==> flow/design.v <==
module para2ser(
  input       clk,
  input       rst_n,
  input       trans_start,    
  input [8:0] data,           
  input [3:0] data_len,       
  output wire output_data,     
  output wire output_start,
  output wire output_done
  );
  reg [3:0] data_cnt;
  reg [8:0] data_reg;
  always @(posedge clk or negedge rst_n) begin
    if(~rst_n) begin
      data_cnt  <=  4'b0;
      data_reg  <=  9'b0;
    end
    else if(trans_start) begin
      data_cnt  <=  (data_cnt == 4'b0) ? data_len-1 : data_cnt-1;
      data_reg  <=  data;
    end
  end
  reg trans_start_q1;
  reg trans_start_q2;
  always @(posedge clk or negedge rst_n) begin
    if (~rst_n) begin
      trans_start_q1  <=  1'b0;
      trans_start_q2  <=  1'b0;
    end
    else begin
      trans_start_q1  <=  trans_start;
      trans_start_q2  <=  trans_start_q1;
    end
  end
  assign output_start = trans_start & ~trans_start_q1;
  assign output_done = ~trans_start_q1 & trans_start_q2;
  assign output_data = (data_reg >> data_cnt) & 1'b1;
endmodule
======== Reports on para2ser ========
The steps from the RTL of para2ser to its reports follow in flow order.
Lines are those of the file above, counted from 1.
Operators: Yosys type, input widths -> output width; for muxes data width and select width s.
Not given: --
inputs
  top ..................................... para2ser
  clock ................................... clk
  standard-cell library ................... sky130hd
  library corner .......................... tt_025C_1v80

======== Elaborated design ========
Counts by Yosys on the flattened word-level netlist (proc, flatten, opt, wreduce; memories kept). Register bits leave out memories and registers merged into their read ports (data or address); mux counts leave out enables and synchronous resets folded into registers. Print and check cells are left out. Cells with the same type and inputs are merged into one.
operators by class
  $add $sub $neg .......................... 2
  shifts and indexed selects .............. 1
  mux-type cells .......................... 1
  bitwise operators ....................... 3
  reduce/logical cells .................... 1
operators with widths
  cell                 count
  $shr 9x4->1          1
  $sub 4x1->4 const B  2
  $logic_not 4->1      1
  $mux 4               1
  $and 1x1->1          2
  $not 1->1            1
bit counts
  register bits ........................... 15
  bits of input ports ..................... 16
  output and inout bits ................... 3
  cells after elaboration ................. 12

======== Longest topological paths ========
Yosys ltp: most cells in a row. Word level: on the elaborated netlist, between registers, memories and ports. Mapped: between sequential cells and ports; inverters and the memories' decode and read muxes count.
logic depth
  word-level depth ........................ 2
  ABC_AREA ................................ 0
  gate-level depth with buffers ........... 7
  depth with buffers taken out ............ 6

======== Netlist ========
The flow's flattened synthesis, as Yosys stat reports it; memories are mapped. The netlist is that of the ABC_AREA named above (0 if unset); the other value can give another one.
synthesis totals
  mapped cells ............................ 59
  synthesis area .......................... 773.2 um^2
  area of sequential cells ................ 375.4 um^2
  mapped flip-flops ....................... 15
cells by type
  cell type                   count  area in all (um^2)
  sky130_fd_sc_hd__dfrtp_1    15     375.36
  sky130_fd_sc_hd__mux2_1     10     112.608
  sky130_fd_sc_hd__nor4b_4    1      23.773
  sky130_fd_sc_hd__buf_6      2      22.522
  sky130_fd_sc_hd__mux2_2     2      22.522
  sky130_fd_sc_hd__mux4_2     1      22.522
  sky130_fd_sc_hd__nor2_1     4      15.014
  sky130_fd_sc_hd__nor4b_2    1      15.014
  sky130_fd_sc_hd__a31oi_1    2      12.512
  sky130_fd_sc_hd__ha_1       1      12.512
  sky130_fd_sc_hd__nand4_1    2      12.512
  sky130_fd_sc_hd__nand4_2    1      12.512
  sky130_fd_sc_hd__nor2b_1    2      12.512
  sky130_fd_sc_hd__nand4bb_1  1      11.261
  sky130_fd_sc_hd__buf_2      2      10.01
  sky130_fd_sc_hd__mux2i_1    1      10.01
  sky130_fd_sc_hd__o21ba_1    1      10.01
  sky130_fd_sc_hd__a22o_1     1      8.758
Not listed: further types 7, cells in them 9.

======== Timing after synthesis ========
Source: OpenSTA report_checks on the synthesized netlist (no wires, ideal clock, input and output delay 20% of the period each), path of least setup slack; recovery checks are left aside. Register names are those of the netlist, which keeps one name where synthesis merged equal registers.
timing after synthesis
  path kind ............................... register -> output
  start point ............................. reg data_cnt[0]
  end point ............................... out output_data
  clock period ............................ 1930 ps
  time at the first pin ................... 0 ps
  data arrival time ....................... 1114 ps
  data required time ...................... 1544 ps
  setup slack ............................. 430 ps
  delay of the path ....................... 1114 ps
  stages .................................. 5
  path buffers ............................ 1
  period reached after synthesis .......... 1500 ps
"delay of the path" = arrival - input delay + setup time.
At an output port there is no setup time.
"stages": output pins that drive a net of the path, with the launching flip-flop's if there is one; two outputs of one cell count as two.
"period reached after synthesis" is the clock period less the worst setup slack; recovery checks do not enter. This is arithmetic on one report: input and output delays are still those of the set period (20% each).
Between the ends stands the longest chain of elaborated cells between them, by number of cells; it is not shown to be the way that was timed. Of several equally long chains one is given.
Each line given opens the expression or statement behind the cell; cells for indexed reads and writes are added by Yosys, which also makes memories of some case tables.
between the ends, after synthesis
  cell sequence ........................... sky130_fd_sc_hd__dfrtp_1 -> sky130_fd_sc_hd__buf_6 -> sky130_fd_sc_hd__mux4_2 -> sky130_fd_sc_hd__nand2_1 -> sky130_fd_sc_hd__nand4_2
  cells in the longest elaborated chain ... 1
  elaborated cells on any way between the ends .. 1
  source lines of those cells ............. 1
RTL lines, path after synthesis
  item                line  source
  start: declaration  11    reg [3:0] data_cnt;
  start: assignment   15    data_cnt  <=  4'b0;
  start: assignment   19    data_cnt  <=  (data_cnt == 4'b0) ? data_len-1 : data_cnt-1;
  $shr 9x4->1         37    assign output_data = (data_reg >> data_cnt) & 1'b1;
  end: declaration    7     output wire output_data,

======== Path in the finished layout ========
Path of least setup slack in the final report of record 1 (OpenROAD, finished layout, wires in). Where an end is a register, its clock arrival counts in the times.
The path's times are printed in steps of 10 ps; the period is the one set.
timing after layout
  path kind ............................... register -> output
  start point ............................. reg data_cnt[0]
  end point ............................... out output_data
  clock period ............................ 1380 ps
  time at the first pin ................... 280 ps
  data arrival time ....................... 1500 ps
  data required time ...................... 1100 ps
  setup slack ............................. -390 ps
  stages .................................. 5
  path buffers ............................ 1
Between the ends stands the longest chain of elaborated cells between them, by number of cells; it is not shown to be the way that was timed. Of several equally long chains one is given.
between the ends, after layout
  cell sequence ........................... sky130_fd_sc_hd__dfrtp_1 -> sky130_fd_sc_hd__mux4_2 -> sky130_fd_sc_hd__nand2_2 -> sky130_fd_sc_hd__nand4_2 -> sky130_fd_sc_hd__buf_6
  cells in the longest elaborated chain ... 1
  elaborated cells on any way between the ends .. 1
  source lines of those cells ............. 1
RTL lines, path after layout
  item                line  source
  start: declaration  11    reg [3:0] data_cnt;
  start: assignment   15    data_cnt  <=  4'b0;
  start: assignment   19    data_cnt  <=  (data_cnt == 4'b0) ? data_len-1 : data_cnt-1;
  $shr 9x4->1         37    assign output_data = (data_reg >> data_cnt) & 1'b1;
  end: declaration    7     output wire output_data,

Subject: para2ser on sky130hd, stored results

Hello all,

Module para2ser, platform sky130hd: 2 stored runs of the flow (Yosys, OpenROAD) with differing settings, in no particular order. Input and output delays are each 20% of the period that was set; the output load is 0.01 pF.
"achieved clock period" is the run's clock period less its worst setup slack. It is reckoned from that one timing run; input and output delays stay at 20% of the period that was set.
"worst path time" means the part of the period allowed to the worst setup path (the constraints hold back 20% at inputs and 20% at outputs) less its slack; where the path has registers, the arrival times of their clocks count too.
"total power of the final layout": no workload was simulated; the value follows from the tool's default switching activity.
"worst path time" is known to 10 ps.

======== record 1 ========
==> flow/run.sh <==
#!/bin/bash
# the make line also repeats the synthesis and layout settings of config.mk as NAME=value (left out here)
make -C /OpenROAD-flow-scripts/flow DESIGN_CONFIG=/design/flow/config.mk WORK_HOME=/design/flow/orfs CLKGATE_MAP_FILE= finish
==> flow/config.mk <==
export PLATFORM = sky130hd
export DESIGN_NAME = para2ser
export DESIGN_NICKNAME = para2ser
export VERILOG_FILES = /design/flow/design.v
export SDC_FILE = /design/flow/constraint.sdc
export NUM_CORES = 4
export LEC_CHECK = 0
export ABC_AREA = 0
export CAP_MARGIN = 20
export CELL_PAD_IN_SITES_GLOBAL_PLACEMENT = 2
export CORE_MARGIN = 2
export CORE_UTILIZATION = 23
export GPL_ROUTABILITY_DRIVEN = 1
export GPL_TIMING_DRIVEN = 1
export MIN_ROUTING_LAYER = met1
export PLACE_DENSITY_LB_ADDON = 0.14
export SETUP_SLACK_MARGIN = 0.16
export SLEW_MARGIN = 20
==> flow/constraint.sdc <==
create_clock -name core_clock -period 1.38 [get_ports {clk}]
set_input_delay 0.2760 -clock core_clock [delete_from_list [all_inputs] [get_ports {clk}]]
set_output_delay 0.2760 -clock core_clock [all_outputs]
set_load 0.01 [all_outputs]

-------- measured, record 1 --------
  chip area in the Yosys report ........... 773.2 um^2
  die footprint ........................... 3841.5 um^2
  standard-cell area after layout ......... 1141.1 um^2
  final utilization ....................... 0.347
  setup slack of the critical path ........ -394 ps
  sum of negative setup slack ............. -736 ps
  total power of the final layout ......... 1841 µW
  achieved clock period ................... 1774 ps
  worst path time ......................... 1500 ps
  type of the worst setup path ............ register -> output

======== record 2 ========
==> flow/run.sh <==
#!/bin/bash
# the make line also repeats the synthesis and layout settings of config.mk as NAME=value (left out here)
make -C /OpenROAD-flow-scripts/flow DESIGN_CONFIG=/design/flow/config.mk WORK_HOME=/design/flow/orfs CLKGATE_MAP_FILE= finish
==> flow/config.mk <==
export PLATFORM = sky130hd
export DESIGN_NAME = para2ser
export DESIGN_NICKNAME = para2ser
export VERILOG_FILES = /design/flow/design.v
export SDC_FILE = /design/flow/constraint.sdc
export NUM_CORES = 4
export LEC_CHECK = 0
export ABC_AREA = 1
export CAP_MARGIN = 20
export CELL_PAD_IN_SITES_DETAIL_PLACEMENT = 0
export CORE_MARGIN = 2
export CORE_UTILIZATION = 68
export CTS_CLUSTER_DIAMETER = 24
export GPL_TIMING_DRIVEN = 1
export PLACE_DENSITY_LB_ADDON = 0.03
export SLEW_MARGIN = 15
==> flow/constraint.sdc <==
create_clock -name core_clock -period 1.75 [get_ports {clk}]
set_input_delay 0.3500 -clock core_clock [delete_from_list [all_inputs] [get_ports {clk}]]
set_output_delay 0.3500 -clock core_clock [all_outputs]
set_load 0.01 [all_outputs]

-------- record 2 --------
  stopped before the end: routing reported DPL-0038

Thanks
