==> flow/design.v <==
module freqcount(
  input               clk,
  input               rst_n,
  input               start,              
  input               start_done,         
  input       [3:0]   data_in,
  input               ack_coding,        
  output reg          req_coding,        
  output wire [18:0]  data_out0,
  output wire [18:0]  data_out1,
  output wire [18:0]  data_out2,
  output wire [18:0]  data_out3,
  output wire [18:0]  data_out4,
  output wire [18:0]  data_out5,
  output wire [18:0]  data_out6,
  output wire [18:0]  data_out7,
  output wire [18:0]  data_out8,
  output wire [18:0]  data_out9
  );
  reg  processing;
  always @(posedge clk or negedge rst_n) begin
    if (~rst_n)
      processing  <=  1'b0;
    else if (start)
      processing  <=  1'b1;
    else if (start_done)
      processing  <=  1'b0;
  end
  reg  [7:0] data_mem [0:9];
  integer i;
  always @(posedge clk or negedge rst_n) begin
    if (~rst_n) begin
      for (i = 0; i < 10; i = i + 1) begin
        data_mem[i] <=  8'b0;
      end
    end else if (processing) begin
      case(data_in)
      4'b0000:  data_mem[0] <=  data_mem[0] + 1;
      4'b0001:  data_mem[1] <=  data_mem[1] + 1;
      4'b0010:  data_mem[2] <=  data_mem[2] + 1;
      4'b0011:  data_mem[3] <=  data_mem[3] + 1;
      4'b0100:  data_mem[4] <=  data_mem[4] + 1;
      4'b0101:  data_mem[5] <=  data_mem[5] + 1;
      4'b0110:  data_mem[6] <=  data_mem[6] + 1;
      4'b0111:  data_mem[7] <=  data_mem[7] + 1;
      4'b1000:  data_mem[8] <=  data_mem[8] + 1;
      4'b1001:  data_mem[9] <=  data_mem[9] + 1;
      default:  ;
      endcase
    end
  end
  always @(posedge clk or negedge rst_n) begin
    if (~rst_n)
      req_coding  <=  1'b0;
    else if (start_done)
      req_coding  <=  1'b1;
    else if (ack_coding)
      req_coding  <=  1'b0;
  end
  assign data_out0 = {6'b0, 5'd0, data_mem[0]};
  assign data_out1 = {6'b0, 5'd1, data_mem[1]};
  assign data_out2 = {6'b0, 5'd2, data_mem[2]};
  assign data_out3 = {6'b0, 5'd3, data_mem[3]};
  assign data_out4 = {6'b0, 5'd4, data_mem[4]};
  assign data_out5 = {6'b0, 5'd5, data_mem[5]};
  assign data_out6 = {6'b0, 5'd6, data_mem[6]};
  assign data_out7 = {6'b0, 5'd7, data_mem[7]};
  assign data_out8 = {6'b0, 5'd8, data_mem[8]};
  assign data_out9 = {6'b0, 5'd9, data_mem[9]};
endmodule
# From RTL to reports: freqcount
# The steps from the RTL of freqcount to its reports follow in flow order.
# Lines are those of the file above, counted from 1.
# Operators: Yosys type, input widths -> output width; for muxes data width and select width s.
# Library cell names are shortened.
# The mark n/a stands for no value.
# setup
top	freqcount
clock_port	clk
cell_library	sky130hd
lib_corner	tt_025C_1v80

# Elaborated design
# Counts by Yosys on the flattened word-level netlist (proc, flatten, opt, wreduce). Print and check cells are left out. Cells with the same type and inputs are merged into one.
# bits
out_inout_bits	191
input_bits	9
regBits	82
wordCells	48
# classes
eq_ne	9
add_sub_neg	10
reduce_logical	13
n_mux	4
# ops
operator	n
$add 8x1->8 const B	10
$reduce_and 2->1	10
$eq 4x3->1 const B	4
$eq 4x2->1 const B	2
$eq 4x4->1 const B	2
$reduce_bool 2->1	2
$eq 4x1->1 const B	1
$logic_not 4->1	1
$mux 1	4

# Logic depth
# Depth = most cells in a row (Yosys ltp): at word level without a register or memory, in the mapped netlist without a sequential cell, where the memories' decode and read muxes count.
# depth
ltp_word	2
abc_area	1
mapped_depth	7

# Netlist
# Source: synth_stat.txt of the flow (Yosys; design flattened, memories mapped). It holds for the ABC_AREA given above (unset counts as 0); a run with the other value may have another netlist.
# mapped
seq_area_mm2	0.002052
flip_flops	82
n_buf	113
stdcells	625
mapped_area_mm2	0.0051149
# types
cell_type	n	type_area_um2
dfrtp_1	82	2.05E+03
buf_4	110	825.792
nand2_1	217	814.531
xnor2_1	33	289.027
nand3b_1	19	142.637
nand3_1	27	135.13
inv_1	34	127.622
ha_1	10	125.12
nor2_1	32	120.115
nor2_4	6	67.565
o21ai_0	12	60.058
xor2_1	6	52.55
nand4_1	7	43.792
nor2_8	2	40.038
buf_6	3	33.782
o21bai_1	4	30.029
nand2_4	2	22.522
nand3_2	2	20.019
# Other cell types: 9; their cells: 17.

# Path before layout
# OpenSTA on the mapped netlist: ideal clock, no wires. The path of least setup slack (recovery checks aside). Input and output delay are each 20% of the period. Register names are those of the netlist, which keeps one name where synthesis merged equal registers.
# synth_timing
kind	flip-flop to flip-flop
startpoint	reg processing
endpoint	reg data_mem[3][3]
stages	6
launch_ns	0.000
path_delay_ns	1.180
arrival_time_ns	1.052
clock_period_ns	1.52
t_required_ns	1.392
setup_time_ns	0.128
slack_ns	0.340
n_path_buf	1
synth_period_reached_ns	1.18
# "path_delay_ns" = arrival - input delay + setup time.
# "stages" counts driving pins, that of a launching flip-flop among them; a cell with two outputs on the path counts twice.
# "synth_period_reached_ns" is the clock period less the worst setup slack; recovery checks do not enter. This is arithmetic on one report: input and output delays are still those of the set period (20% each).
# Between the ends stands the longest chain of elaborated cells between them, by number of cells; it is not shown to be the way that was timed. Of several equally long chains one is given.
# A line is the first line of the expression or statement that the cell stems from. Yosys adds cells for indexed reads and writes and turns some case tables into memories.
# A register here has more assigning lines than the two given.
# synth_via
cell_sequence	dfrtp_1 > nand3_2 > nor2_2 > buf_6 > nand2_2 > xnor2_2
elab_chain_cells	1
# synth_lines
item	line	rtl
start: declaration	20	reg  processing;
start: assignment	23	processing  <=  1'b0;
start: assignment	25	processing  <=  1'b1;
$reduce_and 2->1	n/a
end: assignment	34	data_mem[i] <=  8'b0;
end: assignment	41	4'b0011:  data_mem[3] <=  data_mem[3] + 1;
end: declaration	29	reg  [7:0] data_mem [0:9];

# Worst path after layout
# Path of least setup slack in the final report of run A (OpenROAD, finished layout, wires in). Where an end is a register, its clock arrival counts in the times.
# layout_timing
kind	flip-flop to output port
startpoint	reg data_mem[8][6]
endpoint	out data_out8[6]
out_delay_ns	0.29
launch_ns	0.34
arrival_time_ns	1.04
t_required_ns	1.17
stages	2
slack_ns	0.13
clock_period_ns	1.46
n_path_buf	1
# layout_via
cell_sequence	dfrtp_1 > dlygate4sd2_1
elab_chain_cells	0
# layout_lines
item	line	rtl
start: declaration	29	reg  [7:0] data_mem [0:9];
start: assignment	34	data_mem[i] <=  8'b0;
start: assignment	46	4'b1000:  data_mem[8] <=  data_mem[8] + 1;
end: declaration	17	output wire [18:0]  data_out8,

# Stored flow runs of freqcount (2 of them; Yosys, OpenROAD, sky130hd). They differ in their settings and are not a sequence. Constraints: input delay and output delay 20% of the set period each, output load 0.01 pF.
# "achieved_clock_period_ns" = clock period - worst setup slack. The figure is calculated, with input and output delays left at 20% of the set period.
# "worst_setup_path_time_ns" means the part of the period allowed to the worst setup path (the constraints hold back 20% at inputs and 20% at outputs) less its slack; where the path has registers, the arrival times of their clocks count too.
# "total_power_mw" is the tool's figure for a default switching activity; nothing was simulated.
# A setting shown as . is not set for that run.
run	period_ns	CORE_UTILIZATION	SETUP_SLACK_MARGIN	PLACE_DENSITY	ABC_AREA	GPL_ROUTABILITY_DRIVEN	CTS_CLUSTER_DIAMETER	SLEW_MARGIN	CAP_MARGIN	CORE_MARGIN	CELL_PAD_IN_SITES_DETAIL_PLACEMENT	GPL_TIMING_DRIVEN	CTS_CLUSTER_SIZE	setup_worst_slack_ns	final_util_pct	post_route_stdcell_area_mm2	total_die_area_mm2	achieved_clock_period_ns	yosys.chip_area_mm2	total_negative_slack_ns	worst_setup_path_time_ns	path_kind	total_power_mw
run A	1.46	26	0.09	0.45	1	0	333	25	20	2	.	.	.	0.125	35.1	0.0068003	0.0208109	1.335	0.0051149	0.000	1.04	flip-flop to output port	8.020
run B	1.29	25	0.33	0.46	.	.	.	20	20	2	0	1	67	-0.275	43.1	0.0077962	0.0196841	1.565	0.0046445	-4.094	1.57	flip-flop to flip-flop	10.357
